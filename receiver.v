==> flow/design.v <==
`timescale 1ns / 1ps
module receiver(
	input 		 RX,
	output reg [7:0] DATABUS,
	output reg 	 RDA,
	input 		 brg_en,
	input 		 clk,
	input 		 rst,
	input        IOCS,
   input        IORW,
   input        clr_rda		 
    );
	reg [3:0] counter;
	reg [1:0] state;
	reg [1:0] next_state;
	reg received_input_bit;
   reg [7:0] ReceivedData;
   localparam  NOT_RECEIVING_DATA  = 0,    
               RECEIVE_DATA        = 1,    
               SET_RDA             = 2; 
   localparam  START_BIT                 = 0,    
               COMPLETED_RECEIVING_DATA  = 9;
	always @(posedge clk)
	begin
		if(rst)
		begin
			ReceivedData <= 8'h0;
			received_input_bit <= 1'b0;
			state <= NOT_RECEIVING_DATA;
		   counter <= 4'h0;
			next_state <= NOT_RECEIVING_DATA;
		   RDA <= 1'b0;
		end
		else
		begin
			received_input_bit <= RX;
			state <= next_state;
			if( (received_input_bit == START_BIT) && (state == NOT_RECEIVING_DATA) && brg_en)
			begin
				next_state <= RECEIVE_DATA;
				counter <= counter+1;
			end
			else
			begin
				if( (state == RECEIVE_DATA) && (counter != COMPLETED_RECEIVING_DATA) && brg_en )
				begin
					ReceivedData <= {ReceivedData[6:0], received_input_bit};
					counter <= counter+1;
				end
				else if((state == RECEIVE_DATA) && (counter == COMPLETED_RECEIVING_DATA))
				begin
					next_state <= SET_RDA;
					counter <= 4'h0;
     				   RDA <= 1'b1;
				end
			   else if((state == SET_RDA) && (RDA == 1'b1) && (clr_rda == 1'b1))
				begin
			      next_state <= NOT_RECEIVING_DATA;
               RDA <= 1'b0;
					DATABUS <= ReceivedData;
      			      ReceivedData <= 8'b0;
				end     
			end
		end
	end
endmodule
Reports on receiver
Tool output for the design above, in the order of the flow. Line numbers count from 1 in the design file above. Library cell names are shortened. Not given: -

Top: receiver. Clock input: clk. Cell library: sky130hd. Timing corner: tt_025C_1v80.

Word level
Yosys after proc, flatten, opt, wreduce and memory -nomap, before mapping. Memory bits, and registers merged into a memory's read port (data or address), are not among the register bits. Print and check cells are not counted. Equal cells are merged and count once.

Flip-flop bits (word level): 26. Under input port bits stands 7. The figure for output and inout bits is 9. For cells after elaboration the number is 50.

Under $add $sub $neg stands 1. Under equality and inequality tests stands 6. Under muxes and demuxes stands 12. Bitwise logic cells: 5. The entry for reduce/logical cells reads 18.

Operator list (number): two-way mux 8 bit (3); two-way mux 4 bit (3); logical AND 1 bit (7); AND reduction 3 bit (2); nonzero test 3 bit (2); inverter 1 bit (5); AND reduction 5 bit (1); inequality test 2 bit (second input constant) (2); AND reduction 2 bit (2); nonzero test 2 bit (2); adder 4 x 1 -> 4 bit (second input constant) (1); == test 4 bit (second input constant) (1); inequality test 4 bit (second input constant) (1); two-way mux 2 bit (2); two-way mux 1 bit (4); == test 2 x 1 -> 1 bit (second input constant) (1); == test 2 bit (second input constant) (1); zero test 2 bit (1); OR reduction 2 bit (1).

Longest topological paths
Yosys ltp: most cells in a row. Word level: on the elaborated netlist, between registers, memories and ports. Mapped: between sequential cells and ports; inverters and the memories' decode and read muxes count.

Depth after elaboration: 7. For ABC_AREA the number is 0. The entry for gate-level depth with buffers reads 8. For gate-level depth less buffers the number is 6.

Synthesis result
Source: synth_stat.txt of the flow (Yosys; design flattened, memories mapped). It holds for the ABC_AREA given above (unset counts as 0); a run with the other value may have another netlist.

Cells by type: dfxtp_1 (number 18, total area 360.346 µm²); edfxtp_1 (number 8, total area 240.23 µm²); nand3_1 (number 12, total area 60.058 µm²); o21a_1 (number 8, total area 60.058 µm²); nor2_1 (number 11, total area 41.29 µm²); nand2_1 (number 10, total area 37.536 µm²); a21oi_1 (number 5, total area 25.024 µm²); ha_1 (number 2, total area 25.024 µm²); nor4b_4 (number 1, total area 23.773 µm²); buf_6 (number 2, total area 22.522 µm²); nor2b_1 (number 3, total area 18.768 µm²); clkbuf_1 (number 4, total area 15.014 µm²); a21oi_2 (number 1, total area 8.758 µm²); and2_4 (number 1, total area 8.758 µm²); and3b_1 (number 1, total area 8.758 µm²); nand4b_1 (number 1, total area 8.758 µm²); or3b_1 (number 1, total area 8.758 µm²); a211oi_1 (number 1, total area 7.507 µm²).

Not listed: further types 10, cells in them 11.

Cells in the netlist: 101. The entry for synthesis area reads 1043.5 µm². The figure for area of sequential cells is 600.6 µm². For flip-flop cells the number is 26. Under buffer cells stands 7.

Timing after synthesis
OpenSTA on the mapped netlist: ideal clock, no wires. The path of least setup slack (recovery checks aside). Input and output delay are each 20% of the period. Register names are those of the netlist, which keeps one name where synthesis merged equal registers.

Path type: input to register. From: input port rst. To: register DATABUS[0]. For clock period the number is 1.82 ns. For input delay the number is 0.364 ns. The figure for setup time is 0.370 ns. For time at the first pin the number is 0.364 ns. Under arrival time stands 1.155 ns. For required time the number is 1.450 ns. Slack: 0.294 ns. Path delay: 1.161 ns. For stages the number is 3. Buffers on the path: 2. Under synthesis period reached stands 1.526 ns.

"path delay" is the arrival time less input delay plus setup time. "stages" counts driving pins, that of a launching flip-flop among them; a cell with two outputs on the path counts twice. "synthesis period reached" = period - worst setup slack (recovery checks aside). The figure is calculated, with input and output delays left at 20% of the set period. Between the ends stands the longest chain of elaborated cells between them, by number of cells; it is not shown to be the way that was timed. Of several equally long chains one is given. A line is the first line of the expression or statement that the cell stems from. Yosys adds cells for indexed reads and writes and turns some case tables into memories.

Cells stage by stage: clkbuf_1 > clkbuf_1 > nor2_1. Length of the longest elaborated chain: 2. For elaborated cells between the ends (all ways) the number is 2. The entry for RTL lines with such cells reads 0. Those cells by class: logic: 1; reduce/logical: 1.

RTL lines, path after synthesis: start: declaration (line 8) `input rst,`; inverter 1 bit; AND reduction 5 bit; end: assignment (line 60) `DATABUS <= ReceivedData;`; end: declaration (line 4) `output reg [7:0] DATABUS,`.

Timing after layout
From the final timing report of job 1: the path of least setup slack in the routed layout; clock arrival at registers is part of the times.

Path type: input to register. From: input port clr_rda. To: register DATABUS[6]. For clock period the number is 2.37 ns. For input delay the number is 0.47 ns. The figure for setup time is 0.34 ns. For time at the first pin the number is 0.47 ns. Under arrival time stands 1.98 ns. For required time the number is 2.34 ns. Slack: 0.36 ns. For stages the number is 4. Buffers on the path: 2.

Between the ends stands the longest chain of elaborated cells between them, by number of cells; it is not shown to be the way that was timed. Of several equally long chains one is given.

Cells stage by stage: clkdlybuf4s50_1 > nand4b_1 > clkbuf_1 > nor2_1. Length of the longest elaborated chain: 2. For elaborated cells between the ends (all ways) the number is 2. The entry for RTL lines with such cells reads 1. Those cells by class: reduce/logical: 2.

RTL lines, path after layout: start: declaration (line 11) `input clr_rda`; logical AND 1 bit (line 56) `else if((state == SET_RDA) && (RDA == 1'b1) && (clr_rda == 1'b1))`; AND reduction 5 bit; end: assignment (line 60) `DATABUS <= ReceivedData;`; end: declaration (line 4) `output reg [7:0] DATABUS,`.

Subject: flow runs of receiver

Hi,

Design receiver on sky130hd. What follows are 2 stored runs of the flow, each under its own settings; their order means nothing. The constraints put input and output delay at 20% of the set period each and load the outputs with 0.01 pF. "achieved period" means the clock period less the worst setup slack. The figure is calculated, with input and output delays left at 20% of the set period. "time of the worst setup path": the worst setup path's part of the clock period (all of it between registers, 20% less for each end at a port) less its slack. A launch clock that arrives late makes it longer, a capture clock that arrives late makes it shorter. "total power after layout" is the tool's figure for a default switching activity; nothing was simulated.

Job 1 has these settings: period_ns 2.37; CORE_UTILIZATION 33; SETUP_SLACK_MARGIN 0.09; PLACE_DENSITY_LB_ADDON 0.1; CORE_ASPECT_RATIO 0.89; TNS_END_PERCENT 100; GPL_TIMING_DRIVEN 0; CTS_CLUSTER_SIZE 39; MIN_ROUTING_LAYER met1; CAP_MARGIN 20; CORE_MARGIN 2; SLEW_MARGIN 20. The time of the worst setup path stands at 1.53 ns. Class of the worst setup path: input to register. The final setup TNS stands at 0.000 ns. For the netlist area reported by Yosys the run shows 1043.5 µm². For the standard-cell area after routing the run shows 1268.7 µm². The full die area is 3628.7 µm². For the achieved period the run shows 2.007 ns. The total power after layout stands at 805.9 uW. The lowest setup slack comes to 0.363 ns. The worst hold slack is 0.460 ns. The measured post-layout utilization is 0.417.

Job 2 has these settings: period_ns 1.41; CORE_UTILIZATION 51; SETUP_SLACK_MARGIN 0.04; PLACE_DENSITY_LB_ADDON 0.27; CORE_ASPECT_RATIO 1.1; CORE_MARGIN 4; CELL_PAD_IN_SITES_GLOBAL_PLACEMENT 2; ABC_AREA 0; CAP_MARGIN 40; MIN_ROUTING_LAYER met1; SLEW_MARGIN 20. Outcome: unfinished; error FLW-0024 in placement.

Regards
